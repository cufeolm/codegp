==> flow/design.v <==
package apu_core_package;
   parameter SHARED_INT_MULT   = 0;
   parameter APU_FLAGS_FP    = 2;
   parameter APU_FLAGS_FPNEW = 3;
   parameter PIPE_REG_DSP_MULT  = 1;
   parameter APU_FLAGS_DSP_MULT = 0;
   parameter APU_FLAGS_INT_MULT = 1;
   parameter PIPE_REG_ADDSUB  = 1;
   parameter PIPE_REG_MULT = 1;
   parameter PIPE_REG_CAST = 1;
   parameter PIPE_REG_MAC = 2;
   parameter PIPE_REG_DIV = 4;
   parameter PIPE_REG_SQRT = 5;
endpackage  
module a25_wishbone
(
input                       i_clk,
input                       i_port0_req,
output                      o_port0_ack,
input                       i_port0_write,
input       [127:0]         i_port0_wdata,
input       [15:0]          i_port0_be,
input       [31:0]          i_port0_addr,
output      [127:0]         o_port0_rdata,
input                       i_port1_req,
output                      o_port1_ack,
input                       i_port1_write,
input       [127:0]         i_port1_wdata,
input       [15:0]          i_port1_be,
input       [31:0]          i_port1_addr,
output      [127:0]         o_port1_rdata,
input                       i_port2_req,
output                      o_port2_ack,
input                       i_port2_write,
input       [127:0]         i_port2_wdata,
input       [15:0]          i_port2_be,
input       [31:0]          i_port2_addr,
output      [127:0]         o_port2_rdata,
output reg  [31:0]          o_wb_adr = 'd0,
output reg  [15:0]          o_wb_sel = 'd0,
output reg                  o_wb_we  = 'd0,
output reg  [127:0]         o_wb_dat = 'd0,
output reg                  o_wb_cyc = 'd0,
output reg                  o_wb_stb = 'd0,
input       [127:0]         i_wb_dat,
input                       i_wb_ack,
input                       i_wb_err
);
localparam WBUF = 3;
wire [0:0]                  wbuf_valid          [WBUF-1:0];
wire [0:0]                  wbuf_accepted       [WBUF-1:0];
wire [0:0]                  wbuf_write          [WBUF-1:0];
wire [127:0]                wbuf_wdata          [WBUF-1:0];
wire [15:0]                 wbuf_be             [WBUF-1:0];
wire [31:0]                 wbuf_addr           [WBUF-1:0];
wire [0:0]                  wbuf_rdata_valid    [WBUF-1:0];
wire                        new_access;
reg  [WBUF-1:0]             serving_port = 'd0;
a25_wishbone_buf u_a25_wishbone_buf_p0 (
    .i_clk          ( i_clk                 ),
    .i_req          ( i_port0_req           ),
    .o_ack          ( o_port0_ack           ),
    .i_write        ( i_port0_write         ),
    .i_wdata        ( i_port0_wdata         ),
    .i_be           ( i_port0_be            ),
    .i_addr         ( i_port0_addr          ),
    .o_rdata        ( o_port0_rdata         ),
    .o_valid        ( wbuf_valid       [0]  ),
    .i_accepted     ( wbuf_accepted    [0]  ),
    .o_write        ( wbuf_write       [0]  ),
    .o_wdata        ( wbuf_wdata       [0]  ),
    .o_be           ( wbuf_be          [0]  ),
    .o_addr         ( wbuf_addr        [0]  ),
    .i_rdata        ( i_wb_dat              ),
    .i_rdata_valid  ( wbuf_rdata_valid [0]  )
    );
a25_wishbone_buf u_a25_wishbone_buf_p1 (
    .i_clk          ( i_clk                 ),
    .i_req          ( i_port1_req           ),
    .o_ack          ( o_port1_ack           ),
    .i_write        ( i_port1_write         ),
    .i_wdata        ( i_port1_wdata         ),
    .i_be           ( i_port1_be            ),
    .i_addr         ( i_port1_addr          ),
    .o_rdata        ( o_port1_rdata         ),
    .o_valid        ( wbuf_valid        [1] ),
    .i_accepted     ( wbuf_accepted     [1] ),
    .o_write        ( wbuf_write        [1] ),
    .o_wdata        ( wbuf_wdata        [1] ),
    .o_be           ( wbuf_be           [1] ),
    .o_addr         ( wbuf_addr         [1] ),
    .i_rdata        ( i_wb_dat              ),
    .i_rdata_valid  ( wbuf_rdata_valid  [1] )
    );
a25_wishbone_buf u_a25_wishbone_buf_p2 (
    .i_clk          ( i_clk                 ),
    .i_req          ( i_port2_req           ),
    .o_ack          ( o_port2_ack           ),
    .i_write        ( i_port2_write         ),
    .i_wdata        ( i_port2_wdata         ),
    .i_be           ( i_port2_be            ),
    .i_addr         ( i_port2_addr          ),
    .o_rdata        ( o_port2_rdata         ),
    .o_valid        ( wbuf_valid        [2] ),
    .i_accepted     ( wbuf_accepted     [2] ),
    .o_write        ( wbuf_write        [2] ),
    .o_wdata        ( wbuf_wdata        [2] ),
    .o_be           ( wbuf_be           [2] ),
    .o_addr         ( wbuf_addr         [2] ),
    .i_rdata        ( i_wb_dat              ),
    .i_rdata_valid  ( wbuf_rdata_valid  [2] )
    );    
assign new_access       = !o_wb_stb || i_wb_ack;
assign wbuf_accepted[0] = new_access &&  wbuf_valid[0];
assign wbuf_accepted[1] = new_access && !wbuf_valid[0] &&  wbuf_valid[1];
assign wbuf_accepted[2] = new_access && !wbuf_valid[0] && !wbuf_valid[1] && wbuf_valid[2];
always @(posedge i_clk)
    begin
    if (new_access)
        begin
        if (wbuf_valid[0])
            begin
            o_wb_adr        <= wbuf_addr [0];
            o_wb_sel        <= wbuf_be   [0];
            o_wb_we         <= wbuf_write[0];
            o_wb_dat        <= wbuf_wdata[0];
            o_wb_cyc        <= 1'd1;
            o_wb_stb        <= 1'd1;
            serving_port    <= 3'b001;
            end
        else if (wbuf_valid[1])
            begin
            o_wb_adr        <= wbuf_addr [1];
            o_wb_sel        <= wbuf_be   [1];
            o_wb_we         <= wbuf_write[1];
            o_wb_dat        <= wbuf_wdata[1];
            o_wb_cyc        <= 1'd1;
            o_wb_stb        <= 1'd1;
            serving_port    <= 3'b010;
            end
        else if (wbuf_valid[2])
            begin
            o_wb_adr        <= wbuf_addr [2];
            o_wb_sel        <= wbuf_be   [2];
            o_wb_we         <= wbuf_write[2];
            o_wb_dat        <= wbuf_wdata[2];
            o_wb_cyc        <= 1'd1;
            o_wb_stb        <= 1'd1;
            serving_port    <= 3'b100;
            end
        else
            begin
            o_wb_cyc        <= 1'd0;
            o_wb_stb        <= 1'd0;
            o_wb_we         <= 1'd0;
            o_wb_adr        <= 'd0;
            o_wb_dat        <= 'd0;
            serving_port    <= 3'b000;
            end    
        end
    end
assign {wbuf_rdata_valid[2], wbuf_rdata_valid[1], wbuf_rdata_valid[0]} = {3{i_wb_ack & ~ o_wb_we}} & serving_port;
endmodule
module a25_wishbone_buf (
input                       i_clk,
input                       i_req,
input                       i_write,
input       [127:0]         i_wdata,
input       [15:0]          i_be,
input       [31:0]          i_addr,
output      [127:0]         o_rdata,
output                      o_ack,
output                      o_valid,
input                       i_accepted,
output                      o_write,
output      [127:0]         o_wdata,
output      [15:0]          o_be,
output      [31:0]          o_addr,
input       [127:0]         i_rdata,
input                       i_rdata_valid
);
reg  [1:0]                  wbuf_used_r     = 'd0;
reg  [127:0]                wbuf_wdata_r    [1:0]; 
reg  [31:0]                 wbuf_addr_r     [1:0]; 
reg  [15:0]                 wbuf_be_r       [1:0]; 
reg  [1:0]                  wbuf_write_r    = 'd0;
reg                         wbuf_wp_r       = 'd0;         
reg                         wbuf_rp_r       = 'd0;         
reg                         busy_reading_r  = 'd0;
reg                         wait_rdata_valid_r = 'd0;
wire                        in_wreq;
reg                         ack_owed_r      = 'd0;
assign in_wreq = i_req && i_write;
assign push    = i_req && !busy_reading_r && (wbuf_used_r == 2'd1 || (wbuf_used_r == 2'd0 && !i_accepted));
assign pop     = o_valid && i_accepted && wbuf_used_r != 2'd0;
always @(posedge i_clk)
    if (push && pop)
        wbuf_used_r     <= wbuf_used_r;
    else if (push)
        wbuf_used_r     <= wbuf_used_r + 1'd1;
    else if (pop)
        wbuf_used_r     <= wbuf_used_r - 1'd1;
always @(posedge i_clk)
    if (push && in_wreq && !o_ack)
        ack_owed_r = 1'd1;
    else if (!i_req && o_ack)
        ack_owed_r = 1'd0;
always @(posedge i_clk)
    if (push)
        begin
        wbuf_wdata_r [wbuf_wp_r]   <= i_wdata;
        wbuf_addr_r  [wbuf_wp_r]   <= i_addr;
        wbuf_be_r    [wbuf_wp_r]   <= i_write ? i_be : 16'hffff;
        wbuf_write_r [wbuf_wp_r]   <= i_write;
        wbuf_wp_r                  <= !wbuf_wp_r;
        end
always @(posedge i_clk)
    if (pop)
        wbuf_rp_r                  <= !wbuf_rp_r;
assign o_wdata = wbuf_used_r != 2'd0 ? wbuf_wdata_r[wbuf_rp_r] : i_wdata;
assign o_write = wbuf_used_r != 2'd0 ? wbuf_write_r[wbuf_rp_r] : i_write;
assign o_addr  = wbuf_used_r != 2'd0 ? wbuf_addr_r [wbuf_rp_r] : i_addr;
assign o_be    = wbuf_used_r != 2'd0 ? wbuf_be_r   [wbuf_rp_r] : i_write ? i_be : 16'hffff;
assign o_ack   = (in_wreq ? (wbuf_used_r == 2'd0) : i_rdata_valid) || (ack_owed_r && pop);
assign o_valid = (wbuf_used_r != 2'd0 || i_req) && !wait_rdata_valid_r;
assign o_rdata = i_rdata;
always@(posedge i_clk)
    if (o_valid && !o_write)
        busy_reading_r <= 1'd1;
    else if (i_rdata_valid)
        busy_reading_r <= 1'd0;
always@(posedge i_clk)
    if (o_valid && !o_write && i_accepted)
        wait_rdata_valid_r <= 1'd1;
    else if (i_rdata_valid)  
        wait_rdata_valid_r <= 1'd0;
endmodule
# From RTL to reports: a25_wishbone
# What the tools print for a25_wishbone, step after step.
# Line numbers count from 1 in the design file above.
# Cell names lack the library's common part.
# A cell with -- has no value.
# setup
top_module	a25_wishbone
clock	i_clk
library	sky130hd
lib_corner	tt_025C_1v80

# Word-level counts
# Source: Yosys, flattened and elaborated, memories not mapped. Widths are those after wreduce. Registers that Yosys merges into a memory's read port (data or address) are not register bits. Print and check cells do not count. Equal cells are merged and count once.
# Yosys's memory passes give these memory sizes; they may raise the number of words (mostly to a power of two), join words into wider ones and drop unused or constant bits.
# word_totals
n_memories	9
out_inout_bits	566
ff_bits	208
mem_bits_rw	1056
word_cells	226
# mem_list
memory	words	word_bits	rd	write_ports	line	text
u_a25_wishbone_buf_p0.wbuf_wdata_r	2	128	1	1	183	reg  [127:0]                wbuf_wdata_r    [1:0];
u_a25_wishbone_buf_p1.wbuf_wdata_r	2	128	1	1	183
u_a25_wishbone_buf_p2.wbuf_wdata_r	2	128	1	1	183
u_a25_wishbone_buf_p0.wbuf_addr_r	2	32	1	1	184	reg  [31:0]                 wbuf_addr_r     [1:0];
u_a25_wishbone_buf_p1.wbuf_addr_r	2	32	1	1	184
u_a25_wishbone_buf_p2.wbuf_addr_r	2	32	1	1	184
# Further memories, not shown: 3.
# op_classes
n_shift	9
bitwise	15
n_addsub	9
reduce_logical	99
mux	54
n_eq	3
# ops
operator	n
2-to-1 mux 128 bit	9
2-to-1 mux 32 bit	9
2-to-1 mux 16 bit	12
logical AND 1 bit	47
logical NOT 1 bit	27
2-to-1 mux 1 bit	16
2-to-1 mux 2 bit	7
nonzero test 2 bit	6
logical OR 1 bit	10
AND reduction 2 bit	4
variable shift 1 x 2 -> 2 bit	3
variable shift 1 x 2 -> 2 bit (first input constant)	3
negator 1 -> 2 bit	3
adder 2 x 1 -> 2 bit (second input constant)	3
subtractor 2 x 1 -> 2 bit (second input constant)	3
equality test 2 x 1 -> 1 bit (second input constant)	3
variable part select 2 x 1 -> 1 bit	3
bitwise AND 2 bit	3
OR 2 bit	3
inverter 2 bit	3
logical NOT 2 bit	3
inverter 1 bit	4
bitwise AND 3 bit	1
nonzero test 3 bit	1
2-to-1 mux 3 bit	1
OR reduction 2 bit	1
bitwise AND 1 bit	1

# Logic depth
# Depth = most cells in a row (Yosys ltp): at word level without a register or memory, in the mapped netlist without a sequential cell, where the memories' decode and read muxes count.
# depth
depth_word	14
ABC_AREA	0
ltp_mapped	9
depth_no_buf	7

# Mapped cells and area
# Source: synth_stat.txt of the flow (Yosys; design flattened, memories mapped). It holds for the ABC_AREA given above (unset counts as 0); a run with the other value may have another netlist.
# by_type
cell_type	n
edfxtp_1	1255
mux2i_1	530
buf_4	389
a21oi_1	355
o221ai_1	176
nor2_1	355
o211ai_1	175
nand2_1	192
clkbuf_1	123
buf_2	88
nand2b_1	49
dfxtp_1	9
buf_1	27
and2_1	14
inv_1	23
ha_1	6
o21ai_0	9
nor2b_1	7
# Other cell types: 29; their cells: 43.
# synth_totals
ff_cells	1264
yosys_area_um2	54775.0
n_buf	627
cell_count	3825
# By module: a second synthesis without flattening, with its own total; a netlist apart from the flattened one above.
# hier_totals
hier_cells	4369
area_unflattened_um2	58472.3
# Rows give one instance, submodules left out.
# modules
module	n_inst	area_um2	cells
a25_wishbone_buf	3	15838.9	1129
a25_wishbone	1	10955.5	982

# Timing after synthesis
# Path of least setup slack by OpenSTA after synthesis, without wires, with an ideal clock, recovery checks aside; 20% of the period is set as input and as output delay. Where synthesis merged equal registers, the netlist keeps one of their names.
# synth_path
kind	input to register
startpoint	input port i_port1_req
endpoint	memory u_a25_wishbone_buf_p2.wbuf_addr_r[0][0]
clock_period_ns	7.03
input_delay_ns	1.406
stages	4
setup_time_ns	0.557
path_buffers	0
arrival_ns	6.188
path_slack_ns	0.285
path_delay_ns	5.339
launch_ns	1.406
period_less_setup_slack_ns	6.745
# "path_delay_ns" is the arrival time less input delay plus setup time.
# "stages": output pins that drive a net of the path, with the launching flip-flop's if there is one; two outputs of one cell count as two.
# "period_less_setup_slack_ns" is the clock period less the worst setup slack; recovery checks do not enter. This is arithmetic on one report: input and output delays are still those of the set period (20% each).
# The rows between start and end are the longest chain of elaborated cells between them; the timing report does not say that the signal goes this way. Where chains are equally long, one stands for them.
# Each line given opens the expression or statement behind the cell; cells for indexed reads and writes are added by Yosys, which also makes memories of some case tables.
# Only ways into the end's enable, where the timed path ends, are counted here.
# synth_between
path_cell_list	and2b_4 > o22a_2 > a31oi_2 > and2_1
elab_chain_len	10
cells_between	11
lines_between	4
# synth_lines
element	line	text
start: declaration	25	input                       i_port1_req,
logical OR 1 bit	225	assign o_valid = (wbuf_used_r != 2'd0 || i_req) && !wait_rdata_valid_r;
logical AND 1 bit	225
logical NOT 1 bit	116	assign wbuf_accepted[2] = new_access && !wbuf_valid[0] && !wbuf_valid[1] && wbuf_valid[2];
logical AND 1 bit (2 in a row)	116
logical NOT 1 bit	194	assign push    = i_req && !busy_reading_r && (wbuf_used_r == 2'd1 || (wbuf_used_r == 2'd0 && !i_accepted));
logical AND 1 bit	194
logical OR 1 bit	194
logical AND 1 bit	194
2-to-1 mux 1 bit	209	if (push)
end: declaration	184	reg  [31:0]                 wbuf_addr_r     [1:0];
# Nets of the timed path that keep an RTL name, with a line that drives or declares them; the list need not be complete.
# synth_named_nets
net	line
u_a25_wishbone_buf_p2.push	194

# Path in the finished layout
# From the final timing report of record 1: the path of least setup slack in the routed layout; clock arrival at registers is part of the times.
# layout_path
kind	input to output
startpoint	input port i_port0_req
endpoint	output port o_port1_ack
input_delay_ns	1.42
stages	7
path_buffers	2
arrival_ns	3.90
path_slack_ns	1.78
launch_ns	1.42
out_delay_ns	1.42
clock_period_ns	7.1
# The rows between start and end are the longest chain of elaborated cells between them; the timing report does not say that the signal goes this way. Where chains are equally long, one stands for them.
# layout_between
path_cell_list	clkdlybuf4s50_1 > nand2b_1 > nand2_4 > inv_1 > nor4_2 > a211o_1 > clkdlybuf4s50_1
elab_chain_len	9
cells_between	9
# layout_lines
element	line	text
start: declaration	18	input                       i_port0_req,
logical OR 1 bit	225	assign o_valid = (wbuf_used_r != 2'd0 || i_req) && !wait_rdata_valid_r;
logical AND 1 bit	225
logical NOT 1 bit	115	assign wbuf_accepted[1] = new_access && !wbuf_valid[0] &&  wbuf_valid[1];
logical AND 1 bit (2 in a row)	115
logical AND 1 bit (2 in a row)	195	assign pop     = o_valid && i_accepted && wbuf_used_r != 2'd0;
logical AND 1 bit	224	assign o_ack   = (in_wreq ? (wbuf_used_r == 2'd0) : i_rdata_valid) || (ack_owed_r && pop);
logical OR 1 bit	224
end: declaration	26	output                      o_port1_ack,
# Nets of the timed path that keep an RTL name, with a line that drives or declares them; the list need not be complete.
# layout_named_nets
net	line
u_a25_wishbone_buf_p1.pop	195

# Flow measurements of a25_wishbone on sky130hd: 2 stored runs with different settings, listed in no order. Input and output delays are each 20% of the period that was set; the output load is 0.01 pF.
# "timing.achieved_period_ns" = clock period - worst setup slack. The figure is calculated, with input and output delays left at 20% of the set period.
# By "worst_path_ns" is meant the share of the clock period that the worst setup path is allowed (20% is reserved at inputs, 20% at outputs), minus its slack. Clock arrival times at its registers enter into it.
# "fin_power_mw" is the tool's figure for a default switching activity; nothing was simulated.
# A setting shown as n/a is not set for that run.
# Among the results, n/a means that no value is shown for the run.
stored run	period_ns	CORE_UTILIZATION	CAP_MARGIN	CORE_MARGIN	SLEW_MARGIN	SETUP_SLACK_MARGIN	PLACE_DENSITY_LB_ADDON	CORE_ASPECT_RATIO	TNS_END_PERCENT	ABC_AREA	CTS_CLUSTER_DIAMETER	worst_path_ns	timing.worst_path_kind	fin_power_mw	timing.setup.ws_ns	die_area_um2	timing.setup.tns_ns	post_route_util_pct	synth_chip_area_um2	timing.achieved_period_ns	hold_worst_slack_ns	final_stdcell_area_um2
record 1	7.1	20	20	2	20	n/a	n/a	n/a	n/a	n/a	n/a	2.48	input to output	25.439	1.777	278077.0	0.000	25.0	54775.0	5.323	0.496	68171.6
record 2	5.16	62	0	8	40	0.87	0.22	1.56	15	0	286	n/a	n/a	n/a	n/a	n/a	n/a	n/a	n/a	n/a	n/a	n/a
# Record 2: did not finish, placement stopped with PPL-0024
